==> flow/design.v <==
`timescale 1ns/10ps
module  CONV(
	input			clk, 
	input			reset, 
	output reg		busy,	
	input			ready,				
	output reg[11:0]	iaddr,
	input signed[19:0]		idata,	
	output reg 	 	cwr,
	output reg[11:0] 	caddr_wr,
	output reg[19:0] 	cdata_wr,	
	output reg	 	crd,
	output reg[11:0]	caddr_rd,
	input	[19:0]		cdata_rd,
	output reg[2:0] 	csel
	);
reg [2:0]cur_state;
reg [2:0]nx_state;
reg [2:0]pre_state;
reg [2:0]mem_cur_state;
reg [2:0]mem_nx_state;
reg signed[39:0] conv_data0;
reg signed[39:0] conv_data1;
reg [5:0]x;
reg [5:0]y;
reg signed[19:0]conv_check;
reg [3:0]ary;
reg signed[39:0]k0;
reg signed[39:0]k1;
reg [3:0]mcount;
reg signed[19:0]max0;
reg signed[19:0]max1;
reg signed[19:0]kernel0;
reg signed[19:0]kernel1;
wire signed[19:0]conv_out0;
wire signed[19:0]conv_out1;
wire signed[39:0]bias00;
wire signed[39:0]bias11;
parameter STATE_IDLE = 3'd0;
parameter STATE_conv = 3'd1;
parameter STATE_l0mem = 3'd2;
parameter STATE_l1mem = 3'd3;
parameter STATE_l2mem = 3'd4;
parameter STATE_maxp = 3'd5;
parameter STATE_finish = 3'd6;
parameter STATE_mem_IDLE = 3'd0;
parameter STATE_l0mem0 = 3'd1;
parameter STATE_l0mem1 = 3'd2;
parameter STATE_l1mem0 = 3'd3;
parameter STATE_l1mem1 = 3'd4;
parameter STATE_l2mem0 = 3'd5;
parameter STATE_l2mem0_1 = 3'd6;
parameter bias0 = 20'h01310;
parameter bias1 = 20'hF7295;
parameter kernel0_0 = 20'h0A89E;
parameter kernel0_1 = 20'h092D5;
parameter kernel0_2 = 20'h06D43;
parameter kernel0_3 = 20'h01004;
parameter kernel0_4 = 20'hF8F71;
parameter kernel0_5 = 20'hF6E54;
parameter kernel0_6 = 20'hFA6D7;
parameter kernel0_7 = 20'hFC834;
parameter kernel0_8 = 20'hFAC19;
parameter kernel1_0 = 20'hFDB55;
parameter kernel1_1 = 20'h02992;
parameter kernel1_2 = 20'hFC994;
parameter kernel1_3 = 20'h050FD;
parameter kernel1_4 = 20'h02F20;
parameter kernel1_5 = 20'h0202D;
parameter kernel1_6 = 20'h03BD7;
parameter kernel1_7 = 20'hFD369;
parameter kernel1_8 = 20'h05E68;
always @(posedge clk or posedge reset)begin
    if(reset)begin
        cur_state <= STATE_IDLE;
    end
    else begin
        cur_state <= nx_state;
    end
end
always @(*)begin
    nx_state = STATE_IDLE;
    case(cur_state)
    STATE_IDLE: nx_state = (ready)? STATE_IDLE : STATE_conv;
    STATE_conv: nx_state = (ary == 11)? STATE_l0mem : STATE_conv;
    STATE_l0mem: begin
        if(mem_cur_state == STATE_l0mem1)begin
            if(x == 63 && y == 63) begin
                nx_state = STATE_maxp;
            end
            else begin
                nx_state = STATE_conv;
            end
        end
        else begin
            nx_state = STATE_l0mem;
        end
    end
    STATE_l1mem: nx_state = (mem_cur_state == STATE_l1mem1)? STATE_l2mem : STATE_l1mem;
    STATE_l2mem: begin
        if(mem_cur_state == STATE_l2mem0_1)begin
            if(x == 62 && y == 62)begin
                nx_state = STATE_finish;
            end
            else begin
                nx_state = STATE_maxp;
            end
        end
        else begin
            nx_state = STATE_l2mem;
        end
    end
    STATE_maxp: nx_state = (mcount == 8)? STATE_l1mem : STATE_maxp;
    STATE_finish: nx_state = STATE_finish;
    endcase
end
always @(posedge clk or posedge reset) begin
    if(reset)begin
        pre_state <= STATE_IDLE;
    end
    else if(cur_state != nx_state)begin
        pre_state <= cur_state;
    end
    else begin
        pre_state <= pre_state;
    end
end
always @(posedge clk or posedge reset)begin
    if(reset)begin
        mem_cur_state <= STATE_IDLE;
    end
    else begin
        mem_cur_state <= mem_nx_state;
    end
end
always @(*)begin
    case(cur_state)
    STATE_l0mem: mem_nx_state = (mem_cur_state == STATE_l0mem0)? STATE_l0mem1 : STATE_l0mem0;
    STATE_l1mem: mem_nx_state = (mem_cur_state == STATE_l1mem1)? STATE_l2mem0 : STATE_l1mem1;
    STATE_l2mem: mem_nx_state = (mem_cur_state == STATE_l2mem0)? STATE_l2mem0_1 : STATE_l0mem0;
    STATE_maxp: begin
        if(mcount == 8)begin
            mem_nx_state = STATE_l1mem0;
        end
        else begin
            mem_nx_state = (mem_cur_state == STATE_l0mem1)? STATE_l0mem0 : STATE_l0mem1;
        end
    end
    default mem_nx_state = STATE_mem_IDLE;
    endcase
end
always @(posedge clk or posedge reset)begin
    if(reset)begin
        busy <= 0;
    end
    else if(cur_state == STATE_IDLE)begin
        busy <= 1;
    end
    else if(cur_state == STATE_finish)begin
        busy <= 0;
    end
    else begin
        busy <= busy;
    end 
end 
always @(*)begin
    case(cur_state)
        STATE_l0mem: csel = (mem_cur_state == STATE_l0mem1)? 3'b010 : 3'b001;
        STATE_l1mem: csel = (mem_cur_state == STATE_l1mem1)? 3'b100 : 3'b011;
        STATE_l2mem: csel = 3'b101;
        STATE_maxp: csel = (mem_cur_state == STATE_l0mem0)? 3'b001 : 3'b010;
        default: csel = 3'b000;
    endcase
end
always @(*)begin
    if(cur_state == STATE_maxp)begin
        case (mcount)
        0: caddr_rd = 64 * y + x;
        1: caddr_rd = 64 * y + x;
        2: caddr_rd = 64 * y + x + 1;
        3: caddr_rd = 64 * y + x + 1;
        4: caddr_rd = 64 * y + x + 64;
        5: caddr_rd = 64 * y + x + 64;
        6: caddr_rd = 64 * y + x + 65;
        7: caddr_rd = 64 * y + x + 65;
        default: caddr_rd = 0;
        endcase
    end
    else begin
        caddr_rd = 0;
    end
end
always @(*)begin
    case(cur_state)
    STATE_l0mem: caddr_wr = y * 64 + x;
    STATE_l1mem: caddr_wr = y * 16 + x / 2; 
    STATE_l2mem: caddr_wr = (mem_cur_state == STATE_l2mem0)? y * 32 + x : y * 32 + x + 1;
    default: caddr_wr = 0;
    endcase
end
always @(posedge clk or posedge reset)begin
    if(reset)begin
        cdata_wr <= 'd0;
    end
    else if(cur_state == STATE_l0mem)begin
        if(mem_cur_state == STATE_l0mem0)begin
            cdata_wr <= (conv_out1 > 0)? conv_out1 : 'd0;
        end
        else begin
            cdata_wr <= (conv_out0 > 0)? conv_out0 : 'd0;
        end
    end
    else if(mcount == 8)begin
        cdata_wr <= max0;
    end
    else if(cur_state == STATE_l1mem)begin
        cdata_wr <= (mem_cur_state == STATE_l1mem0)? max1 : max0;
    end
    else if(cur_state == STATE_l2mem)begin
        cdata_wr <= (mem_cur_state == STATE_l2mem0)? max1 : 'd0;
    end
    else begin
        cdata_wr <= 'd0;
    end
end
always @(*) begin
    if(cur_state == STATE_maxp)begin
        crd = 1;
    end
    else begin
        crd = 0;
    end
end
always @(*) begin
    if(cur_state == STATE_l1mem || cur_state == STATE_l2mem)begin
        cwr = 1;
    end
    else if(mem_cur_state != STATE_mem_IDLE && cur_state == STATE_l0mem)begin
        cwr = 1;
    end
    else begin
        cwr = 0;
    end
end
always @(posedge clk or posedge reset)begin
    if(reset)begin
        conv_data0 <= 'd0;
    end
    else if(cur_state == STATE_conv)begin
        if(ary == 0)begin
            conv_data0 <= 'd0;
        end
        else if(2 < ary && ary < 12)begin
            conv_data0 <= conv_data0 + k0;
        end
        else begin
            conv_data0 <= conv_data0;
        end
    end
    else begin
        conv_data0 <= conv_data0;
    end
end
always @(posedge clk or posedge reset)begin
    if(reset)begin
        conv_data1 <= 'd0;
    end
    else if(cur_state == STATE_conv)begin
        if(ary == 0)begin
            conv_data1 <= 'd0;
        end
        else if(2 < ary && ary < 12)begin
            conv_data1 <= conv_data1 + k1;
        end
        else begin
            conv_data1 <= conv_data1;
        end
    end
    else begin
        conv_data1 <= conv_data1;
    end
end
always @(posedge clk or posedge reset) begin
    if(reset)begin
        ary <= 0;
    end
    else if(cur_state == STATE_conv)begin
        if(ary == 12)begin
            ary <= 0;
        end
        else begin
            ary <= ary + 1;
        end
    end
    else begin
        ary <= ary;
    end
end
always @(posedge clk or posedge reset) begin
    if(reset)begin
        iaddr <= 0;
    end
    else if(cur_state == STATE_conv)begin
        case (ary)
            0: iaddr <= (x == 0 || y == 0)? iaddr : ((y - 1) * 64 + x - 1);
            1: iaddr <= (y == 0)? iaddr : ((y - 1) * 64 + x);
            2: iaddr <= (x == 63 || y == 0)? iaddr : ((y - 1) * 64 + x + 1);
            3: iaddr <= (x == 0)? iaddr : (y * 64 + x - 1);
            4: iaddr <= (y * 64 + x);
            5: iaddr <= (x == 63)? iaddr : (y * 64 + x + 1);
            6: iaddr <= (x == 0 || y == 63)? iaddr : ((y + 1) * 64 + x - 1);
            7: iaddr <= (y == 63)? iaddr : ((y + 1) * 64 + x);
            8: iaddr <= (x == 63 || y == 63)? iaddr : ((y + 1) * 64 + x + 1);
            default: iaddr <= iaddr;
        endcase
    end
    else begin
        iaddr <= 0;
    end
end
always @(posedge clk or posedge reset) begin
    if(reset)begin
        conv_check <= 0;
    end
    else if(cur_state == STATE_conv)begin
            case (ary)
                1: conv_check <= (x == 0 || y == 0)? 0 : idata;
                2: conv_check <= (y == 0)? 0 : idata;
                3: conv_check <= (x == 63 || y == 0)? 0 : idata;
                4: conv_check <= (x == 0)? 0 : idata;
                5: conv_check <= idata;
                6: conv_check <= (x == 63)? 0 : idata;
                7: conv_check <= (x == 0 || y == 63)? 0 : idata;
                8: conv_check <= (y == 63)? 0 : idata;
                9: conv_check <= (x == 63 || y == 63)? 0 : idata;
                default: conv_check <= conv_check;
            endcase
    end
    else begin
        conv_check <= 0;
    end
end
always @(posedge clk or posedge reset) begin
    if(reset)begin
        k0 <= 'd0;
    end
    else if(cur_state == STATE_conv)begin
        if(1 < ary && ary < 11)begin
            k0 <= conv_check * kernel0;
        end
        else begin
            k0 <= 'd0;
        end
    end
    else begin
        k0 <= 'd0;
    end
end
always @(posedge clk or posedge reset) begin
    if(reset)begin
        k1 <= 'd0;
    end
    else if(cur_state == STATE_conv)begin
        if(1 < ary && ary < 11)begin
            k1 <= conv_check * kernel1;
        end
        else begin
            k1 <= 'd0;
        end
    end
    else begin
        k1 <= 'd0;
    end
end
always @(posedge clk or posedge reset) begin
    if(reset)begin
        kernel0 <= 'd0;
    end
    else if(cur_state == STATE_conv)begin
        case (ary)
            1: kernel0 <= (kernel0_0);
            2: kernel0 <= (kernel0_1);
            3: kernel0 <= (kernel0_2);
            4: kernel0 <= (kernel0_3);
            5: kernel0 <= (kernel0_4);
            6: kernel0 <= (kernel0_5);
            7: kernel0 <= (kernel0_6);
            8: kernel0 <= (kernel0_7);
            9: kernel0 <= (kernel0_8);
            default: kernel0 <= 'd0;
        endcase
    end
    else begin
        kernel0 <= 'd0;
    end
end
always @(posedge clk or posedge reset) begin
    if(reset)begin
        kernel1 <= 'd0;
    end
    else if(cur_state == STATE_conv)begin
        case (ary)
            1: kernel1 <= (kernel1_0);
            2: kernel1 <= (kernel1_1);
            3: kernel1 <= (kernel1_2);
            4: kernel1 <= (kernel1_3);
            5: kernel1 <= (kernel1_4);
            6: kernel1 <= (kernel1_5);
            7: kernel1 <= (kernel1_6);
            8: kernel1 <= (kernel1_7);
            9: kernel1 <= (kernel1_8);
            default: kernel1 <= 'd0;
        endcase
    end
    else begin
        kernel1 <= 'd0;
    end
end
assign bias00 = conv_data0 + {4'b0,bias0,16'b0};
assign bias11 = conv_data1 + {4'b0,bias1,16'b0};
assign conv_out0 = ( bias00[15] )? bias00[35:16] + 1: bias00[35:16];
assign conv_out1 = ( bias11[15] )? bias11[35:16] + 1: bias11[35:16];
always @(posedge clk or posedge reset) begin
    if(reset)begin
        mcount <= 0;
    end
    else if(cur_state == STATE_maxp)begin
        mcount <= mcount + 1;
    end
    else if(mem_cur_state == STATE_l2mem0_1)begin
        mcount <= 0;
    end
    else begin
        mcount <= mcount;
    end
end
always @(posedge clk or posedge reset)begin
    if(reset)begin
        max0 <= 'd0;
    end
    else if(cur_state == STATE_maxp)begin
        if(max0 < cdata_rd && mem_cur_state == STATE_l0mem0)begin
            max0 <= cdata_rd;
        end
        else begin
            max0 <= max0;
        end
    end
    else if(mem_cur_state == STATE_l2mem0)begin
        max0 <= 'd0;
    end
    else begin
        max0 <= max0;
    end
end
always @(posedge clk or posedge reset)begin
    if(reset)begin
        max1 <= 'd0;
    end
    else if(cur_state == STATE_maxp)begin
        if(!mcount)begin
            max1 <= 0;
        end
        else if(max1 < cdata_rd && mem_cur_state == STATE_l0mem1)begin
            max1 <= cdata_rd;
        end
        else begin
            max1 <= max1;
        end
    end
    else begin
        max1 <= max1;
    end
end
always @(posedge clk or posedge reset)begin
    if(reset)begin
        x <= 0;
    end
    else if(cur_state == STATE_maxp && pre_state == STATE_l0mem)begin
        x <= 0;
    end
    else if(mem_cur_state == STATE_l2mem0_1)begin
        if(x == 62)begin
            x <= 0;
        end
        else begin
            x <= x + 2;
        end
    end
    else if(pre_state == STATE_conv && mem_cur_state == STATE_l0mem1)begin
        if(x == 63)begin
            x <= 0;
        end
        else begin
            x <= x + 1;
        end
    end 
    else begin
        x <= x;
    end
end
always @(posedge clk or posedge reset)begin
    if(reset)begin
        y <= 0;
    end
    else if(cur_state == STATE_maxp && pre_state == STATE_l0mem)begin
        y <= 0;
    end
    else if(mem_cur_state == STATE_l2mem0_1)begin
        if(x == 62)begin
            y <= y + 2;
        end
        else begin
            y <= y;
        end
    end
    else if(pre_state == STATE_conv && mem_cur_state == STATE_l0mem1)begin
        if(x == 63)begin
            if(y == 63)begin
                y <= 0;
            end
            else begin
                y <= y + 1;
            end
        end
        else begin
            y <= y;
        end
    end
    else begin
        y <= y;
    end
end
endmodule
== Reports on CONV ==
The steps from the RTL of CONV to its reports follow in flow order.
Lines are those of the file above, counted from 1.
Operators: Yosys type, input widths -> output width; for muxes data width and select width s.
Cell names lack the library's common part.
A cell with -- has no value.

* Top module: CONV
* Clock: clk
* Standard-cell library: sky130hd
* Library corner: tt_025C_1v80

== Word-level counts ==
Source: Yosys, flattened and elaborated, memories not mapped. Widths are those after wreduce. Registers that Yosys merges into a memory's read port (data or address) are not register bits. Print and check cells do not count.
Memory sizes are those after Yosys's memory passes, which may raise the word count (mostly to a power of two), join words into wider ones and drop unused or constant bits.

* Memories kept: 2
* Latch bits: 0
* Clocked read ports x word width: 0
* Memory bits (read-only): 640
* Input port bits: 43
* RAM bits: 0
* Bits in registers: 322
* Cells after elaboration: 231

{| class="wikitable"
|+ Memories
! name !! words !! bits a word !! rd ports !! wr ports !! RTL line !! text
|-
| (no name shown) || 16 || 20 || 1 || 0 || 402 || <nowiki>case (ary)</nowiki>
|-
| (no name shown) || 16 || 20 || 1 || 0 || 380 || <nowiki>case (ary)</nowiki>
|}

* Magnitude comparators: 8
* Divide/modulo/power cells: 0
* Equal/unequal tests: 50
* $mul: 2
* Add/sub/neg operators: 27
* Shifts and indexed selects: 0
* Reductions and logical operators: 36
* Multiplexer cells: 87
* Bitwise operators: 0

{| class="wikitable"
|+ Operators with widths
! cell !! number
|-
| $mul 20x20->40 || 2
|-
| $mux 20 || 27
|-
| $mux 40 || 8
|-
| $pmux 20 s9 || 1
|-
| $mux 12 || 11
|-
| $pmux 12 s9 || 1
|-
| $add 40x40->40 || 2
|-
| $mux 6 || 11
|-
| $add 12x1->12 const B || 4
|-
| $pmux 12 s4 || 1
|-
| $add 20x1->20 const B || 2
|-
| $gt 20x1->1 const B || 2
|-
| $lt 20x20->1 || 2
|-
| $sub 12x1->12 const B || 3
|-
| $add 12x6->12 || 3
|-
| $add 36x29->36 const B || 1
|-
| $add 36x36->36 const B || 1
|-
| $pmux 12 s3 || 1
|-
| $eq 4x3->1 const B || 8
|-
| $add 12x7->12 const B || 2
|-
| $ne 3x3->1 const B || 8
|-
| $eq 6x6->1 const B || 4
|-
| $pmux 3 s4 || 2
|-
| $pmux 3 s7 || 1
|-
| $ne 10x1->1 const B || 2
|-
| $eq 4x4->1 const B || 5
|-
| $eq 3x3->1 const B || 6
|-
| $eq 4x2->1 const B || 4
|}

Not listed: further kinds 30, cells in them 85.

== Depth ==
Longest topological path by Yosys (ltp), each cell counted once; first at word level (registers and memories cut), then after technology mapping (sequential cells cut; the memories' decode and read muxes count).

* Word-level depth: 7
* ABC_AREA: 0
* Gate-level depth with buffers: 28
* Depth with buffers taken out: 26

== Synthesis result ==
Yosys stat after the flow's synthesis: flattened, memories mapped to cells. It holds for the ABC_AREA given above (unset counts as 0); a run with the other value may have another netlist.
Totals and module areas in this step are rounded.

* Buffer cells: 261
* Cell area after synthesis: 47,100 um^2
* Sequential area: 7,430 um^2
* Mapped flip-flops: 297
* Cells in the netlist: 5,296

{| class="wikitable"
|+ Cell types
! cell type !! number !! area in all (um^2)
|-
| fa_1 || 760 || 1.52E+04
|-
| dfrtp_1 || 297 || 7.43E+03
|-
| ha_1 || 350 || 4,379.2
|-
| inv_1 || 964 || 3,618.47
|-
| and2_1 || 355 || 2,220.88
|-
| nand2_1 || 580 || 2.18E+03
|-
| xnor2_1 || 165 || 1.45E+03
|-
| a21oi_1 || 217 || 1.09E+03
|-
| o21ai_0 || 205 || 1.03E+03
|-
| nor2_1 || 238 || 893.357
|-
| clkbuf_1 || 220 || 825.792
|-
| xor2_1 || 86 || 753.222
|-
| a21o_1 || 92 || 690.662
|-
| a22o_1 || 47 || 411.645
|-
| o31ai_1 || 51 || 382.867
|-
| nor3_1 || 59 || 295.283
|-
| and3_1 || 43 || 269.008
|-
| nand2b_1 || 41 || 256.496
|}

Other cell types: 74; their cells: 526.

== Path before layout ==
OpenSTA on the mapped netlist: ideal clock, no wires. The path of least setup slack (recovery checks aside). Input and output delay are each 20% of the period. Register names are those of the netlist, which keeps one name where synthesis merged equal registers.

* Path kind: register -> register
* Start: register kernel1[18]
* End: register k1[34]
* Arrival: 6.622 ns
* Stages on the path: 23
* Path delay: 6.748 ns
* Time at the first pin: 0.000 ns
* Clock period: 12.6 ns
* Path slack: 5.852 ns
* Synthesis period reached: 6.748 ns

"path delay" is the arrival time less input delay plus setup time.
"stages on the path": output pins that drive a net of the path, with the launching flip-flop's if there is one; two outputs of one cell count as two.
"synthesis period reached" = period - worst setup slack (recovery checks aside). The figure is calculated, with input and output delays left at 20% of the set period.
Between the ends stands the longest chain of elaborated cells between them, by number of cells; it is not shown to be the way that was timed. Of several equally long chains one is given.
Each line given opens the expression or statement behind the cell; cells for indexed reads and writes are added by Yosys, which also makes memories of some case tables.
A register here has more assigning lines than the two given.

* Path through: dfrtp_1 clkbuf_1 clkbuf_1 nand2_1 fa_1 inv_1 fa_1 fa_1 fa_1 fa_1 fa_1 inv_1 fa_1 inv_1 ha_1 a21o_1 a21o_1 a21o_1 or4b_2 a31o_2 a31oi_1 a21oi_1 mux2i_1
* Length of the longest elaborated chain: 3

{| class="wikitable"
|+ Ends and longest elaborated chain, after synthesis
! item !! RTL line !! text
|-
| start, declared || 34 || <nowiki>reg signed[19:0]kernel1;</nowiki>
|-
| start, assigned || 403 || <nowiki>1: kernel1 <= (kernel1_0);</nowiki>
|-
| start, assigned || 404 || <nowiki>2: kernel1 <= (kernel1_1);</nowiki>
|-
| $mul 20x20->40 || 365 || <nowiki>k1 <= conv_check * kernel1;</nowiki>
|-
| $mux 40 || 364 || <nowiki>if(1 < ary && ary < 11)begin</nowiki>
|-
| $mux 40 || 363 || <nowiki>else if(cur_state == STATE_conv)begin</nowiki>
|-
| end, assigned || 361 || <nowiki>k1 <= 'd0;</nowiki>
|-
| end, assigned || 365 ||
|-
| end, declared || 29 || <nowiki>reg signed[39:0]k1;</nowiki>
|}

== Path in the finished layout ==
Path of least setup slack in the final report of run 1 (OpenROAD, finished layout, wires in). Where an end is a register, its clock arrival counts in the times.

* Path kind: register -> register
* Start: register kernel1[3]
* End: register k1[35]
* Arrival: 7.25 ns
* Stages on the path: 27
* Clock period: 6.64 ns
* Time at the first pin: 0.56 ns
* Path slack: -0.13 ns

Between the ends stands the longest chain of elaborated cells between them, by number of cells; it is not shown to be the way that was timed. Of several equally long chains one is given.
A register here has more assigning lines than the two given.

* Path through: dfrtp_1 buf_6 and2_4 fa_2 fa_1 inv_2 fa_1 inv_2 fa_1 inv_2 fa_1 inv_1 fa_1 inv_1 fa_1 inv_2 ha_4 a21o_1 a21o_1 a2111oi_4 o21ai_2 a21o_1 a21oi_2 nor2_1 o21a_1 or3_1 a21oi_2
* Length of the longest elaborated chain: 3

{| class="wikitable"
|+ Ends and longest elaborated chain, after layout
! item !! RTL line !! text
|-
| start, declared || 34 || <nowiki>reg signed[19:0]kernel1;</nowiki>
|-
| start, assigned || 403 || <nowiki>1: kernel1 <= (kernel1_0);</nowiki>
|-
| start, assigned || 404 || <nowiki>2: kernel1 <= (kernel1_1);</nowiki>
|-
| $mul 20x20->40 || 365 || <nowiki>k1 <= conv_check * kernel1;</nowiki>
|-
| $mux 40 || 364 || <nowiki>if(1 < ary && ary < 11)begin</nowiki>
|-
| $mux 40 || 363 || <nowiki>else if(cur_state == STATE_conv)begin</nowiki>
|-
| end, assigned || 361 || <nowiki>k1 <= 'd0;</nowiki>
|-
| end, assigned || 365 ||
|-
| end, declared || 29 || <nowiki>reg signed[39:0]k1;</nowiki>
|}

Add stored flow runs of CONV

CONV through Yosys and OpenROAD on sky130hd: 2 stored runs, unordered, with their settings and measured results. The constraints put input and output delay at 20% of the set period each and load the outputs with 0.01 pF.
By "reached clock period" is meant the clock period of the run minus its worst setup slack. This is arithmetic on one report: input and output delays are still those of the set period (20% each).
"time on the worst setup path" = time allowed to the worst setup path (clock period - input delay - output delay, where it has them) - its slack; a late launch clock adds to it, a late capture clock takes from it.
"total power of the final layout" rests on the timing tool's default activity at the inputs, not on a simulated workload.
Measured values are rounded.

=== Run 1 ===
{| class="wikitable"
! Setting !! Value
|-
| period_ns || 6.64
|-
| CORE_UTILIZATION || 61
|-
| SETUP_SLACK_MARGIN || 1.87
|-
| PLACE_DENSITY_LB_ADDON || 0.17
|-
| GPL_ROUTABILITY_DRIVEN || 0
|-
| CTS_CLUSTER_SIZE || 44
|-
| CTS_CLUSTER_DIAMETER || 269
|-
| MIN_ROUTING_LAYER || met1
|-
| MAX_ROUTING_LAYER || met5
|-
| CAP_MARGIN || 20
|-
| CORE_MARGIN || 2
|-
| SLEW_MARGIN || 20
|-
! Result !! Value
|-
| Reached clock period || 6.772 ns
|-
| Worst slack on setup checks || -0.132 ns
|-
| Worst hold slack in the final report || 0.509 ns
|-
| Final setup TNS || -1.03 ns
|-
| Area of the synthesized netlist || 47,100 um^2
|-
| Time on the worst setup path || 6.77 ns
|-
| Type of the worst setup path || register -> register
|-
| Utilization of the finished layout || 71.2%
|-
| Die footprint || 79,500 um^2
|-
| Total power of the final layout || 2.86 mW
|-
| Standard-cell area after layout || 54,300 um^2
|}

=== Run 2 ===
{| class="wikitable"
! Setting !! Value
|-
| period_ns || 10.9
|-
| CORE_UTILIZATION || 29
|-
| PLACE_DENSITY_LB_ADDON || 0.08
|-
| CORE_ASPECT_RATIO || 0.88
|-
| CELL_PAD_IN_SITES_DETAIL_PLACEMENT || 2
|-
| CTS_CLUSTER_SIZE || 98
|-
| CTS_CLUSTER_DIAMETER || 79
|-
| CAP_MARGIN || 35
|-
| SLEW_MARGIN || 5
|-
| CORE_MARGIN || 2
|-
! Result !! Value
|-
| Reached clock period || 8.150 ns
|-
| Worst slack on setup checks || 2.75 ns
|-
| Worst hold slack in the final report || 0.497 ns
|-
| Final setup TNS || 0.000 ns
|-
| Area of the synthesized netlist || 47,100 um^2
|-
| Time on the worst setup path || 8.15 ns
|-
| Type of the worst setup path || register -> register
|-
| Utilization of the finished layout || 32.3%
|-
| Die footprint || 166,000 um^2
|-
| Total power of the final layout || 2.46 mW
|-
| Standard-cell area after layout || 52,000 um^2
|}
